==> flow/design.v <==
module fsm (
input sclk,
input cs,
input sout,
output reg miso_buff,
output reg dm_we,
output reg addr_we,
output reg sr_we
);
parameter IDLE = 5'd0;
parameter GETTING_ADDR_0 = 5'd1;
parameter GETTING_ADDR_1 = 5'd2;
parameter GETTING_ADDR_2 = 5'd3;
parameter GETTING_ADDR_3 = 5'd4;
parameter GETTING_ADDR_4 = 5'd5;
parameter GETTING_ADDR_5 = 5'd6;
parameter GETTING_ADDR_6 = 5'd7;
parameter GOT_ADDR = 5'd8;
parameter DATA_MASTER_0 = 5'd10;
parameter DATA_MASTER_1 = 5'd11;
parameter DATA_MASTER_2 = 5'd12;
parameter DATA_MASTER_3 = 5'd13;
parameter DATA_MASTER_4 = 5'd14;
parameter DATA_MASTER_5 = 5'd15;
parameter DATA_MASTER_6 = 5'd16;
parameter DATA_MASTER_7 = 5'd17;
parameter SAVE_TO_DM = 5'd18;
parameter DATA_DM = 5'd20;
parameter SAVE_TO_MASTER_0 = 5'd21;
parameter SAVE_TO_MASTER_1 = 5'd22;
parameter SAVE_TO_MASTER_2 = 5'd23;
parameter SAVE_TO_MASTER_3 = 5'd24;
parameter SAVE_TO_MASTER_4 = 5'd25;
parameter SAVE_TO_MASTER_5 = 5'd26;
parameter SAVE_TO_MASTER_6 = 5'd27;
parameter SAVE_TO_MASTER_7 = 5'd28;
reg[4:0] state;
always @ (posedge sclk)
begin
  if (state === 5'dx) begin
    state <= IDLE;
  end
  if (cs==1) begin
    state <= IDLE;
    miso_buff <= 0;
    dm_we <= 0;
    addr_we <= 0;
    sr_we <= 0;
  end
    case(state)
      IDLE : begin
        if (cs==1) begin
          state <= IDLE;
          miso_buff <= 0;
          dm_we <= 0;
          addr_we <= 0;
          sr_we <= 0;
        end else begin
          state <= GETTING_ADDR_0;
          miso_buff <= 0;
          dm_we <= 0;
          addr_we <= 1;
          sr_we <= 0;
        end
      end
      GETTING_ADDR_0 : begin
        state <= GETTING_ADDR_1;
        miso_buff <= 0;
        dm_we <= 0;
        addr_we <= 1;
        sr_we <= 0;
      end
      GETTING_ADDR_1 : begin
        state <= GETTING_ADDR_2;
        miso_buff <= 0;
        dm_we <= 0;
        addr_we <= 1;
        sr_we <= 0;
      end
      GETTING_ADDR_2 : begin
        state <= GETTING_ADDR_3;
        miso_buff <= 0;
        dm_we <= 0;
        addr_we <= 1;
        sr_we <= 0;
      end
      GETTING_ADDR_3 : begin
        state <= GETTING_ADDR_4;
        miso_buff <= 0;
        dm_we <= 0;
        addr_we <= 1;
        sr_we <= 0;
      end
      GETTING_ADDR_4 : begin
        state <= GETTING_ADDR_5;
        miso_buff <= 0;
        dm_we <= 0;
        addr_we <= 1;
        sr_we <= 0;
      end
      GETTING_ADDR_5 : begin
        state <= GETTING_ADDR_6;
        miso_buff <= 0;
        dm_we <= 0;
        addr_we <= 1;
        sr_we <= 0;
      end
      GETTING_ADDR_6 : begin
        if (sout==1) begin
          state <= DATA_DM;
          miso_buff <= 0;
          dm_we <= 0;
          addr_we <= 0;
          sr_we <= 1;
        end else begin
          state <= DATA_MASTER_0;
          miso_buff <= 0;
          dm_we <= 0;
          addr_we <= 0;
          sr_we <= 0;
        end
      end
      DATA_MASTER_0 : begin
        state <= DATA_MASTER_1;
        miso_buff <= 0;
        dm_we <= 0;
        addr_we <= 0;
        sr_we <= 0;
      end
      DATA_MASTER_1 : begin
        state <= DATA_MASTER_2;
        miso_buff <= 0;
        dm_we <= 0;
        addr_we <= 0;
        sr_we <= 0;
      end
      DATA_MASTER_2 : begin
        state <= DATA_MASTER_3;
        miso_buff <= 0;
        dm_we <= 0;
        addr_we <= 0;
        sr_we <= 0;
      end
      DATA_MASTER_3 : begin
        state <= DATA_MASTER_4;
        miso_buff <= 0;
        dm_we <= 0;
        addr_we <= 0;
        sr_we <= 0;
      end
      DATA_MASTER_4 : begin
        state <= DATA_MASTER_5;
        miso_buff <= 0;
        dm_we <= 0;
        addr_we <= 0;
        sr_we <= 0;
      end
      DATA_MASTER_5 : begin
        state <= DATA_MASTER_6;
        miso_buff <= 0;
        dm_we <= 0;
        addr_we <= 0;
        sr_we <= 0;
      end
      DATA_MASTER_6 : begin
        state <= DATA_MASTER_7;
        miso_buff <= 0;
        dm_we <= 0;
        addr_we <= 0;
        sr_we <= 0;
      end
      DATA_MASTER_7 : begin
        state <= SAVE_TO_DM;
        miso_buff <= 0;
        dm_we <= 1;
        addr_we <= 0;
        sr_we <= 0;
      end
      SAVE_TO_DM: begin
        state <= IDLE;
        miso_buff <= 0;
        dm_we <= 0;
        addr_we <= 0;
        sr_we <= 0;
      end
      DATA_DM: begin
        state <= SAVE_TO_MASTER_0;
        miso_buff <= 1;
        dm_we <= 0;
        addr_we <= 0;
        sr_we <= 0;
      end
      SAVE_TO_MASTER_0 : begin
        state <= SAVE_TO_MASTER_1;
        miso_buff <= 1;
        dm_we <= 0;
        addr_we <= 0;
        sr_we <= 0;
      end
      SAVE_TO_MASTER_1 : begin
        state <= SAVE_TO_MASTER_2;
        miso_buff <= 1;
        dm_we <= 0;
        addr_we <= 0;
        sr_we <= 0;
      end
      SAVE_TO_MASTER_2 : begin
        state <= SAVE_TO_MASTER_3;
        miso_buff <= 1;
        dm_we <= 0;
        addr_we <= 0;
        sr_we <= 0;
      end
      SAVE_TO_MASTER_3 : begin
        state <= SAVE_TO_MASTER_4;
        miso_buff <= 1;
        dm_we <= 0;
        addr_we <= 0;
        sr_we <= 0;
      end
      SAVE_TO_MASTER_4 : begin
        state <= SAVE_TO_MASTER_5;
        miso_buff <= 1;
        dm_we <= 0;
        addr_we <= 0;
        sr_we <= 0;
      end
      SAVE_TO_MASTER_5 : begin
        state <= SAVE_TO_MASTER_6;
        miso_buff <= 1;
        dm_we <= 0;
        addr_we <= 0;
        sr_we <= 0;
      end
      SAVE_TO_MASTER_6 : begin
        state <= SAVE_TO_MASTER_7;
        miso_buff <= 1;
        dm_we <= 0;
        addr_we <= 0;
        sr_we <= 0;
      end
      SAVE_TO_MASTER_7 : begin
        state <= IDLE;
        miso_buff <= 0;
        dm_we <= 0;
        addr_we <= 0;
        sr_we <= 0;
      end
    endcase
end
endmodule
## Reports on fsm

What the tools print for fsm, step after step.
Line numbers count from 1 in the design file above.
Operators carry their Yosys type and port widths (W data, S select, Z words).
Library cell names are shortened.
A cell with -- has no value.

| set-up | value |
|---|---|
| top module | fsm |
| clock | sclk |
| cell library | sky130hd |
| library corner | tt_025C_1v80 |

## After elaboration

Yosys after proc, flatten, opt, wreduce and memory -nomap, before mapping. Memory bits, and registers merged into a memory's read port (data or address), are not among the register bits. Print and check cells are not counted.

| word-level totals | value |
|---|---|
| register bits after elaboration | 9 |

| operators by class | value |
|---|---|
| eq/ne operators | 26 |
| multiplexer cells | 12 |
| reduce/logical cells | 13 |

Operators by type and width:

| cell | count |
|---|---|
| $pmux W5 S25 | 1 |
| $eq A5 B5 Y1 const B | 12 |
| $reduce_or A25 Y1 | 2 |
| $eq A5 B4 Y1 const B | 6 |
| $reduce_bool A27 Y1 | 1 |
| $eq A5 B3 Y1 const B | 4 |
| $reduce_or A19 Y1 | 1 |
| $reduce_or A18 Y1 | 1 |
| $mux W5 | 3 |
| $eq A5 B2 Y1 const B | 2 |
| $reduce_bool A3 Y1 | 3 |
| $reduce_or A8 Y1 | 1 |
| $reduce_or A6 Y1 | 1 |
| $pmux W1 S2 | 3 |
| $eq A5 B1 Y1 const B | 1 |
| $eqx A5 B5 Y1 const B | 1 |
| $logic_not A5 Y1 | 1 |
| $reduce_bool A4 Y1 | 1 |
| $mux W1 | 4 |
| $pmux W1 S3 | 1 |
| $reduce_or A2 Y1 | 1 |

## Longest topological paths

Yosys ltp: most cells in a row. Word level: on the elaborated netlist, between registers, memories and ports. Mapped: between sequential cells and ports; inverters and the memories' decode and read muxes count.

| depth | value |
|---|---|
| word-level depth | 4 |
| ABC_AREA | 0 |
| gate-level depth with buffers | 3 |
| gate-level depth less buffers | 3 |

## Netlist

The flow's flattened synthesis, as Yosys stat reports it; memories are mapped. The netlist is that of the ABC_AREA named above (0 if unset); the other value can give another one.
The area totals of this step are shown rounded.

Cells by type:

| cell | count | total area (um^2) |
|---|---|---|
| dfxtp_1 | 26 | 520.499 |
| edfxtp_1 | 4 | 120.115 |
| nor4_2 | 3 | 37.536 |
| or3_1 | 4 | 25.024 |
| nor4_4 | 1 | 21.27 |
| nand2_1 | 4 | 15.014 |
| and2_1 | 2 | 12.512 |
| nor2b_1 | 2 | 12.512 |
| nor2_1 | 2 | 7.507 |
| nand4_1 | 1 | 6.256 |
| nor4_1 | 1 | 6.256 |
| or2_1 | 1 | 6.256 |
| nor3_1 | 1 | 5.005 |

| synthesis totals | value |
|---|---|
| cell area after synthesis | 796 um^2 |
| sequential area | 641 um^2 |
| buffers | 0 |
| flip-flop cells | 30 |
| cells in the netlist | 52 |

## Timing after synthesis

OpenSTA on the mapped netlist: ideal clock, no wires. The path of least setup slack (recovery checks aside). Input and output delay are each 20% of the period. Register names are those of the netlist, which keeps one name where synthesis merged equal registers.

| path after synthesis | value |
|---|---|
| path type | register to register |
| start point | register state |
| end point | register addr_we |
| path delay | 1.269 ns |
| data arrival time | 1.015 ns |
| stages on the path | 4 |
| path slack | 0.602 ns |
| period | 1.87 ns |
| required time | 1.616 ns |
| launch time at the first pin | 0.000 ns |
| path buffers | 0 |
| period reached after synthesis | 1.268 ns |

"path delay" = arrival - input delay + setup time.
"stages on the path" counts driving pins, that of a launching flip-flop among them; a cell with two outputs on the path counts twice.
"period reached after synthesis" = period - worst setup slack (recovery checks aside). The figure is calculated, with input and output delays left at 20% of the set period.
An end named without its bit number is one bit of that signal or, where synthesis recoded a state register, one of its new flip-flops.
A register here has more assigning lines than the two given.

| between the ends, after synthesis | value |
|---|---|
| cell sequence | dfxtp_1 nor4_1 nand2_1 or3_1 |

RTL lines, path after synthesis:

| element | line | RTL |
|---|---|---|
| start: declaration | 37 | `reg[4:0] state;` |
| start: assignment | 41 | `state <= IDLE;` |
| start: assignment | 44 | `state <= IDLE;` |
| end: assignment | 47 | `addr_we <= 0;` |
| end: assignment | 56 | `addr_we <= 0;` |
| end: declaration | 7 | `output reg addr_we,` |

No chain of elaborated cells between the ends is given.

## Worst path after layout

Path of least setup slack in the final report of flow run A (OpenROAD, finished layout, wires in). Where an end is a register, its clock arrival counts in the times.

| path post-layout | value |
|---|---|
| path type | register to register |
| start point | register state |
| end point | register dm_we |
| data arrival time | 1.39 ns |
| path buffers | 0 |
| path slack | 0.43 ns |
| launch time at the first pin | 0.27 ns |
| stages on the path | 4 |
| period | 1.8 ns |
| required time | 1.83 ns |

An end named without its bit number is one bit of that signal or, where synthesis recoded a state register, one of its new flip-flops.
A register here has more assigning lines than the two given.

| between the ends, post-layout | value |
|---|---|
| cell sequence | dfxtp_1 nor4_2 nand2_1 or3_1 |

RTL lines, path post-layout:

| element | line | RTL |
|---|---|---|
| start: declaration | 37 | `reg[4:0] state;` |
| start: assignment | 41 | `state <= IDLE;` |
| start: assignment | 44 | `state <= IDLE;` |
| end: assignment | 46 | `dm_we <= 0;` |
| end: assignment | 55 | `dm_we <= 0;` |
| end: declaration | 6 | `output reg dm_we,` |

No chain of elaborated cells between the ends is given.

Memo
Re: implementation data of fsm

Top module fsm; platform sky130hd; tools Yosys and OpenROAD; 2 stored runs in no particular order. Input and output delays are each 20% of the period that was set; the output load is 0.01 pF.
"period reached" is the run's clock period less its worst setup slack. It is reckoned from that one timing run; input and output delays stay at 20% of the period that was set.
"allowed time less slack (worst setup path)" means the part of the period allowed to the worst setup path (the constraints hold back 20% at inputs and 20% at outputs) less its slack; where the path has registers, the arrival times of their clocks count too.
"total power after layout": no workload was simulated; the value follows from the tool's default switching activity.
The results are shown rounded.

## Flow run A

==> flow/run.sh <==
#!/bin/bash
# the make line also repeats the synthesis and layout settings of config.mk as NAME=value (left out here)
make -C /OpenROAD-flow-scripts/flow DESIGN_CONFIG=/design/flow/config.mk WORK_HOME=/design/flow/orfs CLKGATE_MAP_FILE= finish
==> flow/config.mk <==
export PLATFORM = sky130hd
export DESIGN_NAME = fsm
export DESIGN_NICKNAME = fsm
export VERILOG_FILES = /design/flow/design.v
export SDC_FILE = /design/flow/constraint.sdc
export NUM_CORES = 4
export LEC_CHECK = 0
export CAP_MARGIN = 20
export CELL_PAD_IN_SITES_GLOBAL_PLACEMENT = 0
export CORE_ASPECT_RATIO = 0.64
export CORE_MARGIN = 2
export CORE_UTILIZATION = 33
export CTS_CLUSTER_DIAMETER = 85
export CTS_CLUSTER_SIZE = 88
export GPL_TIMING_DRIVEN = 1
export MAX_ROUTING_LAYER = met5
export MIN_ROUTING_LAYER = met1
export PLACE_DENSITY_LB_ADDON = 0.03
export SETUP_SLACK_MARGIN = 0.42
export SLEW_MARGIN = 20
==> flow/constraint.sdc <==
create_clock -name core_clock -period 1.8 [get_ports {sclk}]
set_input_delay 0.3600 -clock core_clock [delete_from_list [all_inputs] [get_ports {sclk}]]
set_output_delay 0.3600 -clock core_clock [all_outputs]
set_load 0.01 [all_outputs]

| result of flow run A | value |
|---|---|
| total power after layout | 1.38 mW |
| standard-cell area of the final layout | 997 um^2 |
| period reached | 1.366 ns |
| allowed time less slack (worst setup path) | 1.37 ns |
| worst path kind | register to register |
| final setup TNS | 0.000 ns |
| worst slack on setup checks | 0.434 ns |
| full die area | 2830 um^2 |
| post-route worst hold slack | 0.354 ns |
| Yosys chip area after synthesis | 796 um^2 |
| utilization after routing | 43.1 % |

## Flow run B

==> flow/run.sh <==
#!/bin/bash
# the make line also repeats the synthesis and layout settings of config.mk as NAME=value (left out here)
make -C /OpenROAD-flow-scripts/flow DESIGN_CONFIG=/design/flow/config.mk WORK_HOME=/design/flow/orfs CLKGATE_MAP_FILE= finish
==> flow/config.mk <==
export PLATFORM = sky130hd
export DESIGN_NAME = fsm
export DESIGN_NICKNAME = fsm
export VERILOG_FILES = /design/flow/design.v
export SDC_FILE = /design/flow/constraint.sdc
export NUM_CORES = 4
export LEC_CHECK = 0
export CAP_MARGIN = 20
export CELL_PAD_IN_SITES_GLOBAL_PLACEMENT = 2
export CORE_ASPECT_RATIO = 1.23
export CORE_MARGIN = 3
export CORE_UTILIZATION = 17
export CTS_CLUSTER_DIAMETER = 136
export GPL_ROUTABILITY_DRIVEN = 1
export GPL_TIMING_DRIVEN = 1
export MIN_ROUTING_LAYER = met2
export PLACE_DENSITY_LB_ADDON = 0.26
export SETUP_SLACK_MARGIN = 0.07
export SLEW_MARGIN = 40
==> flow/constraint.sdc <==
create_clock -name core_clock -period 1.89 [get_ports {sclk}]
set_input_delay 0.3780 -clock core_clock [delete_from_list [all_inputs] [get_ports {sclk}]]
set_output_delay 0.3780 -clock core_clock [all_outputs]
set_load 0.01 [all_outputs]

| result of flow run B | value |
|---|---|
| total power after layout | 1.28 mW |
| standard-cell area of the final layout | 1010 um^2 |
| period reached | 1.544 ns |
| allowed time less slack (worst setup path) | 1.17 ns |
| worst path kind | register to output |
| final setup TNS | 0.000 ns |
| worst slack on setup checks | 0.346 ns |
| full die area | 5540 um^2 |
| post-route worst hold slack | 0.351 ns |
| Yosys chip area after synthesis | 796 um^2 |
| utilization after routing | 22.5 % |
