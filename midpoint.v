==> flow/design.v <==
`timescale 1 ns / 1 ps
module inputconditioner
(
input 	    clk,             
input	    noisysignal,     
output reg  conditioned,     
output reg  positiveedge,    
output reg  negativeedge     
);
    parameter counterwidth = 3;  
    parameter waittime = 3;      
    reg[counterwidth-1:0] counter = 0;
    reg synchronizer0 = 0;
    reg synchronizer1 = 0;   
    always @(posedge clk ) begin
        positiveedge <= 0;
        negativeedge <= 0;
        if(conditioned == synchronizer1)
            counter <= 0;
        else begin
            if( counter == waittime) begin
                counter <= 0;
                positiveedge <= (!conditioned) & synchronizer1;    
                negativeedge <= (conditioned) & (!synchronizer1);  
                conditioned <= synchronizer1;
            end
            else
                counter <= counter+1;
        end
        synchronizer0 <= noisysignal;
        synchronizer1 <= synchronizer0;
    end
endmodule
module shiftregister
#(parameter width = 8)
(
input               clk,                 
input               peripheralClkEdge,   
input               parallelLoad,        
input  [width-1:0]  parallelDataIn,      
input               serialDataIn,        
output reg [width-1:0]  parallelDataOut,     
output reg             serialDataOut        
);
    integer index;
    reg [width-1:0]      shiftregistermem;
    always @(posedge clk) begin
    if (parallelLoad) begin
    			shiftregistermem <= parallelDataIn;
    		end
    		else if (peripheralClkEdge) begin
    			shiftregistermem <= {parallelDataOut[width-2:0], serialDataIn};
    		end
    		parallelDataOut <= shiftregistermem;
    		serialDataOut <= shiftregistermem[width-1];
    end
endmodule
module jkff1
(
    input trigger,
    input j,
    input k,
    output reg q
);
    always @(posedge trigger) begin
        if(j && ~k) begin
            q <= 1'b1;
        end
        else if(k && ~j) begin
            q <= 1'b0;
        end
        else if(k && j) begin
            q <= ~q;
        end
    end
endmodule
module mux2 #( parameter W = 1 )
(
    input[W-1:0]    in0,
    input[W-1:0]    in1,
    input           sel,
    output[W-1:0]   out
);
    assign out = (sel) ? in1 : in0;
endmodule
module midpoint
(
    input        clk,
    input  sw0, sw1,
    input  btn,
    input [7:0] parallelIn,
    output [7:0] full_led
);
    wire condb0, conds0, conds1, posb0, poss0, poss1, negb0, negs0, negs1;
    wire serialout;
    inputconditioner butt0cond(clk, btn, condb0, posb0, negb0);
    inputconditioner sw0cond(clk, sw0, conds0, poss0, negs0);
    inputconditioner sw1cond(clk, sw1, conds1, poss1, negs1);
    shiftregister register(clk, poss1, negb0, parallelIn, conds0, full_led, serialout);
endmodule
module lab2_wrapper
(
    input        clk,
    input  [1:0] sw,
    input  [2:0] btn,
    output [3:0] led
);
    wire[7:0] res;
    wire[3:0] res0, res1;      
    wire res_sel;              
    jkff1 src_sel(.trigger(clk), .j(btn[2]), .k(btn[1]), .q(res_sel));
    mux2 #(4) output_select(.in0(res0), .in1(res1), .sel(res_sel), .out(led));
    parameter pIn = 8'hA5;
    midpoint mid(clk, sw[0], sw[1], btn[0], pIn, res);
    assign res0[0] = res[0];
    assign res0[1] = res[1];
    assign res0[2] = res[2];
    assign res0[3] = res[3];
    assign res1[0] = res[4];
    assign res1[1] = res[5];
    assign res1[2] = res[6];
    assign res1[3] = res[7];
endmodule
== From RTL to reports: lab2_wrapper ==
What the tools print for lab2_wrapper, step after step.
Lines are those of the file above, counted from 1.
Operators: Yosys type, input widths -> output width; for muxes data width and select width s.
The mark -- stands for no value.
Inputs
  design top: lab2_wrapper
  clock: clk
  standard-cell library: sky130hd
  corner: tt_025C_1v80

== Word level ==
Yosys after proc, flatten, opt, wreduce and memory -nomap, before mapping. Memory bits, and registers merged into a memory's read port (data or address), are not among the register bits. Print and check cells are not counted. Equal cells are merged and count once.
Cells by class
  $add $sub $neg: 3
  equal/unequal tests: 6
  muxes and demuxes: 3
  bitwise gates (word level): 10
  reduce/logical cells: 14
Operators with widths (count)
  $reduce_or 2->1: 5
  $add 3x1->3 const B: 3
  $eq 3x2->1 const B: 3
  $not 1->1: 8
  $reduce_and 2->1: 3
  $mux 4: 1
  $eq 1x1->1: 3
  $logic_and 1x1->1: 3
  $and 1x1->1: 2
  $logic_not 1->1: 2
  $reduce_bool 2->1: 1
  $mux 1: 2
Bit counts
  register bits: 37
  input port bits: 6
  word-level cells: 53

== Longest topological paths ==
Yosys ltp: most cells in a row. Word level: on the elaborated netlist, between registers, memories and ports. Mapped: between sequential cells and ports; inverters and the memories' decode and read muxes count.
Logic depth
  depth in word-level cells: 3
  ABC_AREA: 0
  gate-level depth with buffers: 4
  depth with buffers taken out: 4

== After synthesis ==
The flow's flattened synthesis, as Yosys stat reports it; memories are mapped. The netlist is that of the ABC_AREA named above (0 if unset); the other value can give another one.
The area totals of this step are shown rounded.
Cell types (count)
  sky130_fd_sc_hd__dfxtp_1: 34
  sky130_fd_sc_hd__ha_1: 8
  sky130_fd_sc_hd__edfxtp_1: 3
  sky130_fd_sc_hd__mux2i_1: 5
  sky130_fd_sc_hd__mux2_1: 4
  sky130_fd_sc_hd__a211o_1: 4
  sky130_fd_sc_hd__nor3_1: 6
  sky130_fd_sc_hd__nor2b_1: 4
  sky130_fd_sc_hd__inv_1: 6
  sky130_fd_sc_hd__nor2b_2: 2
  sky130_fd_sc_hd__nor2_1: 4
  sky130_fd_sc_hd__nor3b_1: 2
  sky130_fd_sc_hd__and2_1: 2
  sky130_fd_sc_hd__nor3b_2: 1
  sky130_fd_sc_hd__buf_6: 1
  sky130_fd_sc_hd__xnor2_1: 1
  sky130_fd_sc_hd__and2b_1: 1
  sky130_fd_sc_hd__clkbuf_1: 1
Synthesis totals
  cells in the netlist: 89
  chip area (Yosys): 1180 um2
  sequential area: 771 um2
  mapped flip-flops: 37
By module: a second synthesis without flattening, with its own total; a netlist apart from the flattened one above.
Second synthesis, totals
  cells (unflattened synthesis): 99
  area (unflattened synthesis): 1450 um2
Each row is one instance without its submodules.
By module
  inputconditioner: instances 3, cells 21, area 273 um2, sequential area 170 um2
  shiftregister: instances 1, cells 27, area 546 um2, sequential area 400 um2
  mux2 #(W=4): instances 1, cells 4, area 45.0 um2, sequential area 0.0 um2
  jkff1: instances 1, cells 3, area 33.8 um2, sequential area 20.0 um2
  lab2_wrapper: instances 1, cells 2, area 7.5 um2, sequential area 0.0 um2
  midpoint: instances 1, cells 0, area 0.0 um2, sequential area 0.0 um2

== Timing after synthesis ==
OpenSTA on the mapped netlist: ideal clock, no wires. The path of least setup slack (recovery checks aside). Input and output delay are each 20% of the period. Register names are those of the netlist, which keeps one name where synthesis merged equal registers.
Timing after synthesis
  kind: register to register
  start point: register mid.butt0cond.conditioned
  end point: register mid.butt0cond.conditioned
  clock period: 1170 ps
  library setup time: 305 ps
  time at the first pin: 0 ps
  data arrival time: 815 ps
  required time: 865 ps
  setup slack: 51 ps
  path delay: 1120 ps
  stages: 3
  synthesis period reached: 1119 ps
"path delay" is the arrival time less input delay plus setup time.
"stages": output pins that drive a net of the path, with the launching flip-flop's if there is one; two outputs of one cell count as two.
"synthesis period reached" = period - worst setup slack (recovery checks aside). The figure is calculated, with input and output delays left at 20% of the set period.
The rows between start and end are the longest chain of elaborated cells between them; the timing report does not say that the signal goes this way. Where chains are equally long, one stands for them.
A line is the first line of the expression or statement that the cell stems from. Yosys adds cells for indexed reads and writes and turns some case tables into memories.
On the way, after synthesis
  path through: sky130_fd_sc_hd__edfxtp_1 sky130_fd_sc_hd__ha_1 sky130_fd_sc_hd__nor2b_1
  cells in the longest elaborated chain: 3
  elaborated cells between the ends (all ways): 3
  source lines of those cells: 1
RTL lines, path after synthesis
  start, declared: line 6  | output reg  conditioned,
  start, assigned: line 25  | conditioned <= synchronizer1;
  $eq 1x1->1: line 18  | if(conditioned == synchronizer1)
  $not 1->1
  $reduce_and 2->1
  end, assigned: line 25
  end, declared: line 6

== Worst path after layout ==
Path of least setup slack in the final report of run A (OpenROAD, finished layout, wires in). Where an end is a register, its clock arrival counts in the times.
The path's times are printed in steps of 10 ps; the period is the one set.
Timing post-layout
  kind: register to output
  start point: register src_sel.q
  end point: output port led[0]
  clock period: 888 ps
  time at the first pin: 330 ps
  data arrival time: 1240 ps
  required time: 710 ps
  setup slack: -530 ps
  stages: 4
The rows between start and end are the longest chain of elaborated cells between them; the timing report does not say that the signal goes this way. Where chains are equally long, one stands for them.
At most two assigning lines are given for a register; there are more.
On the way, post-layout
  path through: sky130_fd_sc_hd__dfxtp_4 sky130_fd_sc_hd__buf_6 sky130_fd_sc_hd__mux2_4 sky130_fd_sc_hd__buf_6
  cells in the longest elaborated chain: 1
  elaborated cells between the ends (all ways): 1
  source lines of those cells: 1
RTL lines, path post-layout
  start, declared: line 63  | output reg q
  start, assigned: line 67  | q <= 1'b1;
  start, assigned: line 73  | q <= ~q;
  $mux 4: line 84  | assign out = (sel) ? in1 : in0;
  end, declared: line 106  | output [3:0] led

Subject: flow runs of lab2_wrapper

Hi,

Stored flow runs of lab2_wrapper (2 of them; Yosys, OpenROAD, sky130hd). They differ in their settings and are not a sequence. Constraints: input delay and output delay 20% of the set period each, output load 0.01 pF.
"power" rests on the timing tool's default activity at the inputs, not on a simulated workload.
Values from the reports are rounded here.
[run A] settings: period_ns=0.888, CORE_UTILIZATION=36, PLACE_DENSITY_LB_ADDON=0.27, HOLD_SLACK_MARGIN=0.21, CORE_MARGIN=6, CELL_PAD_IN_SITES_GLOBAL_PLACEMENT=1, GPL_TIMING_DRIVEN=0, CTS_CLUSTER_SIZE=47, CTS_CLUSTER_DIAMETER=276, CAP_MARGIN=25, SLEW_MARGIN=35, MAX_ROUTING_LAYER=met5
[run A] result: chip area after synthesis (Yosys) 1180 um2, die area 4800 um2, standard-cell area of the final layout 1780 um2, utilization 57.9 %, worst setup slack after layout -528 ps, total negative slack -3570 ps, worst hold slack 277 ps, power 0.00423 W
[run B] settings: period_ns=1.48, CORE_UTILIZATION=55, SETUP_SLACK_MARGIN=0.06, PLACE_DENSITY_LB_ADDON=0.24, CORE_MARGIN=6, GPL_ROUTABILITY_DRIVEN=1, CTS_CLUSTER_SIZE=71, SLEW_MARGIN=30, MIN_ROUTING_LAYER=met1, MAX_ROUTING_LAYER=met5, CAP_MARGIN=20
[run B] result: chip area after synthesis (Yosys) 1180 um2, die area 3410 um2, standard-cell area of the final layout 1390 um2, utilization 70.1 %, worst setup slack after layout 40 ps, total negative slack 0 ps, worst hold slack 336 ps, power 0.0022 W

Regards
